==> flow/design.v <==
`timescale 1ns / 1ps
module mac2(
    input clk,
    input [127:0] pixelsIN,
    input [127:0] weightsIN,
    output [19:0] sumOUT
    );
    wire [255:0] p;
    wire[135:0] s1;
    wire[71:0] s2;
    wire[37:0] s3;
    wire [19:0] sum;
    reg [127:0] pixels, weights;
    reg [19:0] sumOUT;
    always @(posedge clk) begin
        pixels <= pixelsIN;
        weights <= weightsIN;
        sumOUT <= sum;
    end
    genvar i;
    generate
        for(i=0; i<=15; i=i+1) begin
            mult multmac(
                .a(pixels[127 - 8*i : 127 - 8*i - 7]),
                .b(weights[127 - 8*i : 127 - 8*i - 7]),
                .p(p[255 - 16*i : 255 - 16*i - 15])
            );
        end
    endgenerate
    genvar k;
    generate
        for(k=0; k<=7; k=k+1) begin
            adder addermac(
                .a(p[255 - 16*2*k : 255 - 16*2*k - 15]),
                .b(p[255 - 16*(2*k + 1) : 255 - 16*(2*k + 1) - 15]),
                .s(s1[135 - 17*k : 135 - 17*k - 16])  
            ) ;
        end
    endgenerate
    adder17 adder17_1(.a(s1[135:119]), .b(s1[118:102]),.s(s2[71:54]));
    adder17 adder17_2(.a(s1[101:85]), .b(s1[84:68]),.s(s2[53:36]));
    adder17 adder17_3(.a(s1[67:51]), .b(s1[50:34]),.s(s2[35:18]));
    adder17 adder17_4(.a(s1[33:17]), .b(s1[16:0]),.s(s2[17:0]));
    adder18 adder18_1(.a(s2[71:54]), .b(s2[53:36]),.s(s3[37:19]));
    adder18 adder18_2(.a(s2[35:18]), .b(s2[17:0]),.s(s3[18:0]));
    adder19 adder19_1(.a(s3[37:19]), .b(s3[18:0]),.s(sum));
endmodule
`timescale 1ns / 1ps
module adder(
    input signed [15:0] a,
    input signed [15:0] b,
    output signed [16:0] s
    );
    assign s = a + b;
endmodule
`timescale 1ns / 1ps
module adder17(
    input signed [16:0] a,
    input signed [16:0] b,
    output signed [17:0] s
    );
    assign s = a + b;
endmodule
`timescale 1ns / 1ps
module adder18(
    input signed [17:0] a,
    input signed [17:0] b,
    output signed [18:0] s
    );
    assign s = a + b;
endmodule
`timescale 1ns / 1ps
module adder19(
    input signed [18:0] a,
    input signed [18:0] b,
    output signed [19:0] s
    );
    assign s = a + b;
endmodule
`timescale 1ns / 1ps
module mult(
        input signed [7:0] a,
        input signed [7:0] b,
        output signed [15:0] p
    );
    assign p = a * b;
endmodule
* From RTL to reports: mac2
Tool output for the design above, in the order of the flow.
Lines are those of the file above, counted from 1.
Library cell names are shortened.
Not given: --
- Top :: mac2
- Clock port :: clk
- Library :: sky130hd
- Timing corner :: tt_025C_1v80

* Word-level counts
Source: Yosys, flattened and elaborated, memories not mapped. Widths are those after wreduce; folded enables and synchronous resets count as part of the registers. Registers that Yosys merges into a memory's read port (data or address) are not register bits. Print and check cells do not count. Equal cells are merged and count once.
- Add/sub/neg operators :: 15
- Multipliers :: 16
** Operators with widths (count)
- multiplier 8 x 8 -> 16 bit :: 16
- adder 16 x 16 -> 17 bit :: 8
- adder 17 x 17 -> 18 bit :: 4
- adder 18 x 18 -> 19 bit :: 2
- adder 19 x 19 -> 20 bit :: 1
- Flip-flop bits (word level) :: 276
- Input port bits :: 257
- Output and inout port bits :: 20
- Word-level cells :: 34

* Depth
Yosys ltp: most cells in a row. Word level: on the elaborated netlist, between registers, memories and ports. Mapped: between sequential cells and ports; inverters and the memories' decode and read muxes count.
- Depth after elaboration :: 5
- ABC_AREA :: 0
- Gate-level depth with buffers :: 30
- Mapped depth without buffers :: 30

* Synthesis result
The flow's flattened synthesis, as Yosys stat reports it; memories are mapped. The netlist is that of the ABC_AREA named above (0 if unset); the other value can give another one.
- Cell count :: 4669
- Synthesis area :: 50200.6 um2
- Area of sequential cells :: 5525.3 um2
- Flip-flop cells :: 276
- Buffer cells :: 5
** Cells by type
- fa_1 :: count 1428, area in all 2.86E+04 um2
- inv_1 :: count 1503, area in all 5.64E+03 um2
- dfxtp_1 :: count 276, area in all 5.53E+03 um2
- ha_1 :: count 332, area in all 4.15E+03 um2
- and2_1 :: count 547, area in all 3.42E+03 um2
- nand2_1 :: count 352, area in all 1.32E+03 um2
- nand2b_1 :: count 70, area in all 437.92 um2
- xnor2_1 :: count 38, area in all 332.819 um2
- nor2b_1 :: count 37, area in all 231.472 um2
- nor2_1 :: count 21, area in all 78.826 um2
- xor2_1 :: count 8, area in all 70.067 um2
- a21oi_1 :: count 12, area in all 60.058 um2
- o21a_1 :: count 6, area in all 45.043 um2
- o21ai_0 :: count 9, area in all 45.043 um2
- a21o_1 :: count 5, area in all 37.536 um2
- a2111oi_4 :: count 1, area in all 27.526 um2
- xnor3_1 :: count 1, area in all 22.522 um2
- clkbuf_1 :: count 5, area in all 18.768 um2
Other cell types: 15; their cells: 18.
By module: a second synthesis without flattening, with its own total; a netlist apart from the flattened one above.
- Cells (unflattened synthesis) :: 6569
- Area total of the unflattened synthesis :: 59047.9 um2
Each row is one instance without its submodules.
** Modules
- mult :: instances 16, cells 289, area 2527.4 um2, sequential area 0.0 um2
- adder :: instances 8, cells 95, area 778.2 um2, sequential area 0.0 um2
- mac2 :: instances 1, cells 276, area 5525.3 um2, sequential area 5525.3 um2
- adder17 :: instances 4, cells 125, area 968.4 um2, sequential area 0.0 um2
- adder18 :: instances 2, cells 138, area 969.7 um2, sequential area 0.0 um2
- adder19 :: instances 1, cells 133, area 1044.8 um2, sequential area 0.0 um2

* Timing after synthesis
Source: OpenSTA report_checks on the synthesized netlist (no wires, ideal clock, input and output delay 20% of the period each), path of least setup slack; recovery checks are left aside. Register names are those of the netlist, which keeps one name where synthesis merged equal registers.
- Path kind :: reg2reg
- From :: register pixels[79]
- To :: register sumOUT[19]
- Clock period :: 11.6 ns
- Setup time :: 0.125 ns
- Time at the first pin :: 0.000 ns
- Arrival time :: 8.070 ns
- Required time :: 11.475 ns
- Path slack :: 3.404 ns
- Delay of the path :: 8.195 ns
- Stages :: 27
- Buffers on the path :: 1
- Synthesis period reached :: 8.196 ns
"delay of the path" is the arrival time less input delay plus setup time.
"stages" counts driving pins, that of a launching flip-flop among them; a cell with two outputs on the path counts twice.
"synthesis period reached" is the clock period less the worst setup slack; recovery checks do not enter. This is arithmetic on one report: input and output delays are still those of the set period (20% each).
Between the ends stands the longest chain of elaborated cells between them, by number of cells; it is not shown to be the way that was timed. Of several equally long chains one is given.
Each line given opens the expression or statement behind the cell; cells for indexed reads and writes are added by Yosys, which also makes memories of some case tables.
- Cells stage by stage :: dfxtp_1 clkbuf_1 nand2_1 fa_1 inv_1 fa_1 fa_1 inv_1 fa_1 fa_1 fa_1 inv_1 fa_1 fa_1 fa_1 inv_1 fa_1 inv_1 fa_1 ha_1 ha_1 o21a_1 a2111oi_4 o31ai_2 nor3_2 o31ai_1 xnor2_1
- Cells in the longest elaborated chain :: 5
- Elaborated cells between the ends (all ways) :: 5
- Source lines of those cells :: 5
- Those cells by class :: add/sub: 4; mul: 1
** RTL lines, path post-synthesis
- start, declared :: RTL line 13 : reg [127:0] pixels, weights;
- start, assigned :: RTL line 16 : pixels <= pixelsIN;
- multiplier 8 x 8 -> 16 bit :: RTL line 86 : assign p = a * b;
- adder 16 x 16 -> 17 bit :: RTL line 54 : assign s = a + b;
- adder 17 x 17 -> 18 bit :: RTL line 62 : assign s = a + b;
- adder 18 x 18 -> 19 bit :: RTL line 70 : assign s = a + b;
- adder 19 x 19 -> 20 bit :: RTL line 78 : assign s = a + b;
- end, assigned :: RTL line 18 : sumOUT <= sum;
- end, declared :: RTL line 6 : output [19:0] sumOUT

* Worst path after layout
From the final timing report of run A: the path of least setup slack in the routed layout; clock arrival at registers is part of the times.
- Path kind :: reg2reg
- From :: register pixels[63]
- To :: register sumOUT[19]
- Clock period :: 12.2 ns
- Setup time :: 0.13 ns
- Time at the first pin :: 0.57 ns
- Arrival time :: 9.75 ns
- Required time :: 12.64 ns
- Path slack :: 2.89 ns
- Stages :: 27
- Buffers on the path :: 0
Between the ends stands the longest chain of elaborated cells between them, by number of cells; it is not shown to be the way that was timed. Of several equally long chains one is given.
- Cells stage by stage :: dfxtp_1 nand2_1 fa_1 inv_1 fa_1 inv_1 fa_1 fa_1 inv_1 fa_1 inv_1 fa_1 inv_1 fa_1 inv_1 fa_1 fa_1 fa_1 inv_1 fa_1 ha_1 xnor2_1 xnor2_1 xnor2_1 xnor3_1 xnor2_1 xnor2_1
- Cells in the longest elaborated chain :: 5
- Elaborated cells between the ends (all ways) :: 5
- Source lines of those cells :: 5
- Those cells by class :: add/sub: 4; mul: 1
** RTL lines, path after layout
- start, declared :: RTL line 13 : reg [127:0] pixels, weights;
- start, assigned :: RTL line 16 : pixels <= pixelsIN;
- multiplier 8 x 8 -> 16 bit :: RTL line 86 : assign p = a * b;
- adder 16 x 16 -> 17 bit :: RTL line 54 : assign s = a + b;
- adder 17 x 17 -> 18 bit :: RTL line 62 : assign s = a + b;
- adder 18 x 18 -> 19 bit :: RTL line 70 : assign s = a + b;
- adder 19 x 19 -> 20 bit :: RTL line 78 : assign s = a + b;
- end, assigned :: RTL line 18 : sumOUT <= sum;
- end, declared :: RTL line 6 : output [19:0] sumOUT

Appendix: measured runs

Stored flow runs of mac2 (2 of them; Yosys, OpenROAD, sky130hd). They differ in their settings and are not a sequence. Constraints: input delay and output delay 20% of the set period each, output load 0.01 pF.
"clock period reached": clock period set for the run, less the worst setup slack. It is reckoned from that one timing run; input and output delays stay at 20% of the period that was set.
"worst setup path time" is the time allowed to the run's worst setup path (the clock period less input and output delay, where it has them) less its slack. Clock arrival times count: a late capture clock shortens it, a late launch clock lengthens it.

* Run A
** Files
==> flow/run.sh <==
#!/bin/bash
# the make line also repeats the synthesis and layout settings of config.mk as NAME=value (left out here)
make -C /OpenROAD-flow-scripts/flow DESIGN_CONFIG=/design/flow/config.mk WORK_HOME=/design/flow/orfs CLKGATE_MAP_FILE= finish
==> flow/config.mk <==
export PLATFORM = sky130hd
export DESIGN_NAME = mac2
export DESIGN_NICKNAME = mac2
export VERILOG_FILES = /design/flow/design.v
export SDC_FILE = /design/flow/constraint.sdc
export NUM_CORES = 4
export LEC_CHECK = 0
export CAP_MARGIN = 20
export CELL_PAD_IN_SITES_GLOBAL_PLACEMENT = 3
export CORE_MARGIN = 2
export CORE_UTILIZATION = 49
export CTS_CLUSTER_DIAMETER = 303
export GPL_ROUTABILITY_DRIVEN = 0
export HOLD_SLACK_MARGIN = 0.04
export MIN_ROUTING_LAYER = met1
export PLACE_DENSITY_LB_ADDON = 0.06
export SETUP_SLACK_MARGIN = -0.02
export SLEW_MARGIN = 30
==> flow/constraint.sdc <==
create_clock -name core_clock -period 12.2 [get_ports {clk}]
set_input_delay 2.4400 -clock core_clock [delete_from_list [all_inputs] [get_ports {clk}]]
set_output_delay 2.4400 -clock core_clock [all_outputs]
set_load 0.01 [all_outputs]
** Results
- Smallest setup slack :: 2.890 ns
- Die outline area :: 105,028.0 um2
- Worst setup path time :: 9.31 ns
- Kind of the worst setup path :: reg2reg
- Worst-case hold slack :: 0.776 ns
- Utilization of the finished layout :: 0.549
- Standard-cell area after layout :: 55,879.8 um2
- Clock period reached :: 9.310 ns
- Chip area in the Yosys report :: 50,200.6 um2
- Setup TNS :: 0.000 ns

* Run B
** Files
==> flow/run.sh <==
#!/bin/bash
# the make line also repeats the synthesis and layout settings of config.mk as NAME=value (left out here)
make -C /OpenROAD-flow-scripts/flow DESIGN_CONFIG=/design/flow/config.mk WORK_HOME=/design/flow/orfs CLKGATE_MAP_FILE= finish
==> flow/config.mk <==
export PLATFORM = sky130hd
export DESIGN_NAME = mac2
export DESIGN_NICKNAME = mac2
export VERILOG_FILES = /design/flow/design.v
export SDC_FILE = /design/flow/constraint.sdc
export NUM_CORES = 4
export LEC_CHECK = 0
export ABC_AREA = 0
export CAP_MARGIN = 20
export CORE_MARGIN = 2
export CORE_UTILIZATION = 47
export CTS_CLUSTER_SIZE = 34
export GPL_ROUTABILITY_DRIVEN = 0
export GPL_TIMING_DRIVEN = 1
export MIN_ROUTING_LAYER = met2
export PLACE_DENSITY_LB_ADDON = 0.24
export SETUP_SLACK_MARGIN = 1.51
export SLEW_MARGIN = 10
export TNS_END_PERCENT = 40
==> flow/constraint.sdc <==
create_clock -name core_clock -period 7.33 [get_ports {clk}]
set_input_delay 1.4660 -clock core_clock [delete_from_list [all_inputs] [get_ports {clk}]]
set_output_delay 1.4660 -clock core_clock [all_outputs]
set_load 0.01 [all_outputs]
** Results
- Smallest setup slack :: -1.194 ns
- Die outline area :: 109,439.0 um2
- Worst setup path time :: 8.52 ns
- Kind of the worst setup path :: reg2reg
- Worst-case hold slack :: 1.142 ns
- Utilization of the finished layout :: 0.579
- Standard-cell area after layout :: 61,148.6 um2
- Clock period reached :: 8.524 ns
- Chip area in the Yosys report :: 50,200.6 um2
- Setup TNS :: -12.783 ns
